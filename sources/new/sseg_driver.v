==> flow/design.v <==
`timescale 1ns / 1ps
module decoder_generic
    #(parameter N = 3)(
    input [N - 1:0] w,
    input en,
    output reg [0:2 ** N - 1] y
    );
    always @(w, en)
    begin
        y = 'b0;
        if (en)
            y[w] = 1'b1; 
        else
            y = 'b0;
    end
endmodule
`timescale 1ns / 1ps
module first_sseg_driver(
        input [3:0] hex_number,
        input [2:0] seven_segment_digit_control,
        input DP_ctrl_input,
        input enable,
        output [6:0] SSEG,
        output [7:0] AN,
        output DP_ctrl_output
    );
    assign DP_ctrl_output = ~DP_ctrl_input;
    wire [7:0] g0;
    decoder_generic #(.N(3)) DG(
            .w(seven_segment_digit_control),
            .en(enable),
            .y(g0)
    );
    assign AN = ~g0;
    hex2sseg H2S(
            .hex(hex_number),
            .sseg(SSEG)
    );
endmodule
`timescale 1ns / 1ps
module hex2sseg(
    input [3:0] hex,
    output reg [6:0] sseg  
    );
    always @(hex)
        case(hex)  
            0: sseg = 7'b1000000;
            1: sseg = 7'b1111001;            
            2: sseg = 7'b0100100;             
            3: sseg = 7'b0110000;              
            4: sseg = 7'b0011001;             
            5: sseg = 7'b0010010;             
            6: sseg = 7'b0000010;             
            7: sseg = 7'b1111000;             
            8: sseg = 7'b0000000;             
            9: sseg = 7'b0010000;             
            10: sseg = 7'b0001000;             
            11: sseg = 7'b0000011;             
            12: sseg = 7'b1000110;             
            13: sseg = 7'b0100001;             
            14: sseg = 7'b0000110;             
            15: sseg = 7'b0001110;             
        endcase
endmodule
`timescale 1ns / 1ps
module mux_8x1_nbit 
    #(parameter N = 6) (
    input [N - 1: 0] w0, w1, w2, w3, w4, w5, w6, w7,
    input [2:0] s,
    output reg [N - 1: 0] f
    );
    always @(w0, w1, w2, w3, w4, w5, w6, w7, s)
    begin
        case(s)
            3'b000: f = w0;
            3'b001: f = w1;
            3'b010: f = w2;
            3'b011: f = w3;
            3'b100: f = w4;
            3'b101: f = w5;
            3'b110: f = w6;
            3'b111: f = w7;
            default: f = 'bx;
        endcase
    end
endmodule
`timescale 1ns / 1ps
module sseg_driver(
        input clk, reset_n,
        input [5:0] I0, I1, I2, I3, I4, I5, I6, I7, 
        output [6:0] SSEG,
        output [7:0] AN,
        output DP_ctrl_output
    );
    wire done;
    timer_parameter #(.FINAL_VALUE(49999)) TI1(
            .clk(clk),
            .reset_n(reset_n),
            .enable(1'b1),
            .done(done)
    );
    wire [2:0] number;
    udl_counter #(.BITS(3)) UC1(
            .clk(clk),
            .reset_n(reset_n),
            .enable(done),
            .up(1'b1),
            .load(1'b0),
            .D(3'b000),
            .Q(number)
    );
    wire [5:0]muxout;
    mux_8x1_nbit #(.N(6)) mx8 
    (
            .w0(I0), 
            .w1(I1), 
            .w2(I2), 
            .w3(I3),
            .w4(I4), 
            .w5(I5), 
            .w6(I6), 
            .w7(I7),
            .s(number),
            .f(muxout)    
    );
    first_sseg_driver FSSD(
            .hex_number(muxout[4:1]),
            .seven_segment_digit_control(number),
            .DP_ctrl_input(muxout[0]),
            .SSEG(SSEG),
            .enable(muxout[5]),
            .AN(AN),
            .DP_ctrl_output(DP_ctrl_output)
    );
endmodule 
`timescale 1ns / 1ps
module timer_parameter
    #(parameter FINAL_VALUE = 255)(
    input clk,
    input reset_n,
    input enable,
    output done
    );
    localparam BITS = $clog2(FINAL_VALUE);
    reg [BITS - 1:0] Q_reg, Q_next;
    always @(posedge clk, negedge reset_n)
    begin
        if (~reset_n)
            Q_reg <= 'b0;
        else if(enable)
            Q_reg <= Q_next;
        else
            Q_reg <= Q_reg;
    end
    assign done = Q_reg == FINAL_VALUE;
    always @(*)
        Q_next = done? 'b0: Q_reg + 1;
endmodule
`timescale 1ns / 1ps
module udl_counter
    #(parameter BITS = 4)(
    input clk,
    input reset_n,
    input enable,
    input up,  
    input load,
    input [BITS - 1:0] D,
    output [BITS - 1:0] Q
    );
    reg [BITS - 1:0] Q_reg, Q_next;
    always @(posedge clk, negedge reset_n)
    begin
        if (~reset_n)
            Q_reg <= 'b0;
        else if(enable)
            Q_reg <= Q_next;
        else
            Q_reg <= Q_reg;
    end
    always @(Q_reg, up, load, D)
    begin
        Q_next = Q_reg;
        casex({load,up})
            2'b00: Q_next = Q_reg - 1;
            2'b01: Q_next = Q_reg + 1;
            2'b1x: Q_next = D;
            default: Q_next = Q_reg;
        endcase
    end
    assign Q = Q_reg;
endmodule
* Reports on sseg_driver
Tool output for the design above, in the order of the flow.
Line numbers count from 1 in the design file above.
Operators carry their Yosys type and port widths (W data, S select, Z words).
The mark n/a stands for no value.
- Design top :: sseg_driver
- Clock port :: clk
- Standard-cell library :: sky130hd
- Library corner :: tt_025C_1v80

* Word-level counts
Yosys after proc, flatten, opt, wreduce and memory -nomap, before mapping. Enables and synchronous resets that opt folds into registers are not counted as muxes. Memory bits, and registers merged into a memory's read port (data or address), are not among the register bits. Print and check cells are not counted. Equal cells are merged and count once.
Yosys's memory passes give these memory sizes; they may raise the number of words (mostly to a power of two), join words into wider ones and drop unused or constant bits.
- Add/sub/neg operators :: 4
- Equal/unequal tests :: 8
- Shift-type cells :: 1
- Multiplexer cells :: 3
- Bitwise gates (word level) :: 2
- Reduce/logical cells :: 1
** Operator list (number)
- $pmux W6 S8 :: 1
- $shift A1 B32 Y8 const A :: 1
- $neg A32 Y32 :: 1
- $add A16 B1 Y16 const B :: 1
- $eq A16 B16 Y1 const B :: 1
- $mux W16 :: 1
- $eq A3 B3 Y1 const B :: 4
- $not A8 Y8 :: 1
- $mux W8 :: 1
- $eq A3 B2 Y1 const B :: 2
- $sub A3 B3 Y4 const A :: 1
- $add A3 B1 Y3 const B :: 1
- $eq A3 B1 Y1 const B :: 1
- $logic_not A3 Y1 :: 1
- $not A1 Y1 :: 1
- Bits in registers :: 19
- Memory bits (read-only) :: 112
- Memories kept :: 1
- Output and inout bits :: 16
- Cells after elaboration :: 22
** Memories
- (no name shown) :: depth 16, bits a word 7, read ports 1, wr ports 0, line 46 : case(hex)

* Longest topological paths
Longest topological path by Yosys (ltp), each cell counted once; first at word level (registers and memories cut), then after technology mapping (sequential cells cut; the memories' decode and read muxes count).
- Depth after elaboration :: 5
- ABC_AREA :: 0
- Gate-level depth with buffers :: 12
- Mapped depth without buffers :: 10

* Netlist
Source: synth_stat.txt of the flow (Yosys; design flattened, memories mapped). It holds for the ABC_AREA given above (unset counts as 0); a run with the other value may have another netlist.
The area totals of this step are shown rounded.
- Mapped cells :: 187
- Chip area (Yosys) :: 1678 um2
- Area of sequential cells :: 475.5 um2
- Flip-flops :: 19
** Cell types (number)
- sky130_fd_sc_hd__dfrtp_1 :: 19
- sky130_fd_sc_hd__ha_1 :: 13
- sky130_fd_sc_hd__xnor2_1 :: 10
- sky130_fd_sc_hd__nor2_1 :: 19
- sky130_fd_sc_hd__a221oi_1 :: 7
- sky130_fd_sc_hd__buf_6 :: 5
- sky130_fd_sc_hd__xor2_1 :: 6
- sky130_fd_sc_hd__mux2i_1 :: 5
- sky130_fd_sc_hd__nand3_1 :: 10
- sky130_fd_sc_hd__inv_1 :: 13
- sky130_fd_sc_hd__nand2_1 :: 11
- sky130_fd_sc_hd__nor3_1 :: 7
- sky130_fd_sc_hd__mux2_2 :: 3
- sky130_fd_sc_hd__nand4_1 :: 5
- sky130_fd_sc_hd__a222oi_1 :: 3
- sky130_fd_sc_hd__a22o_2 :: 3
- sky130_fd_sc_hd__a31oi_2 :: 2
- sky130_fd_sc_hd__nand3b_1 :: 3
Not listed: further types 27, cells in them 43.
By module: a second synthesis without flattening, with its own total; a netlist apart from the flattened one above.
- Cell total of the unflattened synthesis :: 186
- Area (unflattened synthesis) :: 1872 um2
Each row is one instance without its submodules.
** By module
- timer_parameter #(FINAL_VALUE=49999) :: instances 1, cells 78, area 812.0 um2
- mux_8x1_nbit #(N=6) :: instances 1, cells 32, area 451.7 um2
- hex2sseg :: instances 1, cells 31, area 261.5 um2
- udl_counter #(BITS=3) :: instances 1, cells 18, area 182.7 um2
- decoder_generic #(N=3) :: instances 1, cells 16, area 122.6 um2
- first_sseg_driver :: instances 1, cells 9, area 33.8 um2
- sseg_driver :: instances 1, cells 2, area 7.5 um2

* Worst setup path after synthesis
Source: OpenSTA report_checks on the synthesized netlist (no wires, ideal clock, input and output delay 20% of the period each), path of least setup slack; recovery checks are left aside. Register names are those of the netlist, which keeps one name where synthesis merged equal registers.
- Path kind :: flip-flop to output port
- From :: register UC1.Q_reg[0]
- To :: output port SSEG[3]
- Clock period :: 4680 ps
- Output delay :: 936 ps
- Time at the first pin :: 0 ps
- Arrival :: 2945 ps
- Data required time :: 3744 ps
- Setup slack :: 799 ps
- Delay of the path :: 2945 ps
- Driving pins on the path :: 13
- Buffers on the path :: 2
- Synthesis period reached :: 3881 ps
"delay of the path" = arrival - input delay + setup time.
At an output port there is no setup time.
"driving pins on the path": output pins that drive a net of the path, with the launching flip-flop's if there is one; two outputs of one cell count as two.
"synthesis period reached" is the clock period less the worst setup slack; recovery checks do not enter. This is arithmetic on one report: input and output delays are still those of the set period (20% each).
The rows between start and end are the longest chain of elaborated cells between them; the timing report does not say that the signal goes this way. Where chains are equally long, one stands for them.
A line is the first line of the expression or statement that the cell stems from. Yosys adds cells for indexed reads and writes and turns some case tables into memories.
The chain passes a memory read, where the word-level depth is cut; so it can be longer than that depth.
A register here has more assigning lines than the two given.
- Cells stage by stage :: sky130_fd_sc_hd__dfrtp_1 -> sky130_fd_sc_hd__ha_1 -> sky130_fd_sc_hd__ha_1 -> sky130_fd_sc_hd__buf_6 -> sky130_fd_sc_hd__or4_4 -> sky130_fd_sc_hd__or2_0 -> sky130_fd_sc_hd__buf_6 -> sky130_fd_sc_hd__a31oi_1 -> sky130_fd_sc_hd__inv_1 -> sky130_fd_sc_hd__ha_1 -> sky130_fd_sc_hd__inv_1 -> sky130_fd_sc_hd__mux2i_1 -> sky130_fd_sc_hd__mux2i_1
- Length of the longest elaborated chain :: 3
- Elaborated cells on any way between the ends :: 10
- RTL lines with such cells :: 2
** RTL lines, path after synthesis
- start: declaration :: line 170 : reg [BITS - 1:0] Q_reg, Q_next;
- start: assignment :: line 176 : Q_reg <= Q_next;
- start: assignment :: line 178 : Q_reg <= Q_reg;
- $eq A3 B3 Y1 :: line 74 : case(s)
- $pmux W6 S8 :: line 74
- $mem_v2 Z16 W7 :: line 46 : case(hex)
- end: declaration :: line 91 : output [6:0] SSEG,

* Worst path after layout
From the final timing report of entry B: the path of least setup slack in the routed layout; clock arrival at registers is part of the times.
The report prints the path's times to 10 ps; the period is as set.
- Path kind :: flip-flop to output port
- From :: register UC1.Q_reg[0]
- To :: output port SSEG[5]
- Clock period :: 4300 ps
- Output delay :: 860 ps
- Time at the first pin :: 260 ps
- Arrival :: 2880 ps
- Data required time :: 3440 ps
- Setup slack :: 560 ps
- Driving pins on the path :: 12
- Buffers on the path :: 2
The rows between start and end are the longest chain of elaborated cells between them; the timing report does not say that the signal goes this way. Where chains are equally long, one stands for them.
The chain passes a memory read, where the word-level depth is cut; so it can be longer than that depth.
A register here has more assigning lines than the two given.
- Cells stage by stage :: sky130_fd_sc_hd__dfrtp_2 -> sky130_fd_sc_hd__ha_4 -> sky130_fd_sc_hd__ha_4 -> sky130_fd_sc_hd__or4_4 -> sky130_fd_sc_hd__or2_4 -> sky130_fd_sc_hd__a31oi_4 -> sky130_fd_sc_hd__inv_2 -> sky130_fd_sc_hd__buf_4 -> sky130_fd_sc_hd__ha_4 -> sky130_fd_sc_hd__mux2i_1 -> sky130_fd_sc_hd__o22ai_2 -> sky130_fd_sc_hd__buf_2
- Length of the longest elaborated chain :: 3
- Elaborated cells on any way between the ends :: 10
- RTL lines with such cells :: 2
** RTL lines, path post-layout
- start: declaration :: line 170 : reg [BITS - 1:0] Q_reg, Q_next;
- start: assignment :: line 176 : Q_reg <= Q_next;
- start: assignment :: line 178 : Q_reg <= Q_reg;
- $eq A3 B3 Y1 :: line 74 : case(s)
- $pmux W6 S8 :: line 74
- $mem_v2 Z16 W7 :: line 46 : case(hex)
- end: declaration :: line 91 : output [6:0] SSEG,

FLOW RESULTS
============

Flow measurements of sseg_driver on sky130hd: 2 stored runs with different settings, listed in no order. Input and output delays are each 20% of the period that was set; the output load is 0.01 pF.
"period achieved": clock period set for the run, less the worst setup slack. It is reckoned from that one timing run; input and output delays stay at 20% of the period that was set.
"worst setup path time": the worst setup path's part of the clock period (all of it between registers, 20% less for each end at a port) less its slack. A launch clock that arrives late makes it longer, a capture clock that arrives late makes it shorter.
By "overall power" is meant OpenSTA's value without simulated activity: inputs other than the clock are taken to toggle once in ten clock periods, and the tool carries that through the logic.
"worst setup path time" is given in steps of 10 ps.
Measured values are rounded.

** Entry A
- Settings :: period_ns=2.28; CORE_UTILIZATION=49; SETUP_SLACK_MARGIN=0.45; PLACE_DENSITY=0.46; HOLD_SLACK_MARGIN=-0.05; CORE_ASPECT_RATIO=1.28; CELL_PAD_IN_SITES_GLOBAL_PLACEMENT=3; CTS_CLUSTER_SIZE=35; CTS_CLUSTER_DIAMETER=336; CAP_MARGIN=20; CORE_MARGIN=2; SLEW_MARGIN=20
- Outcome :: incomplete, placement halted on GPL-0301

** Entry B
- Settings :: period_ns=4.3; CORE_UTILIZATION=33; SETUP_SLACK_MARGIN=1.06; PLACE_DENSITY_LB_ADDON=0.29; CORE_ASPECT_RATIO=1.33; CORE_MARGIN=7; CTS_CLUSTER_SIZE=26; CTS_CLUSTER_DIAMETER=391; MAX_ROUTING_LAYER=met4; CAP_MARGIN=20; SLEW_MARGIN=20
- Setup slack of the critical path :: 561 ps
- Yosys chip area after synthesis :: 1678 um2
- Overall power :: 421.5 µW
- Period achieved :: 3739 ps
- Standard-cell area after layout :: 2760 um2
- Total die area :: 7298 um2
- Worst setup path time :: 2880 ps
- Worst setup path kind :: flip-flop to output port
- Lowest hold slack :: 501 ps
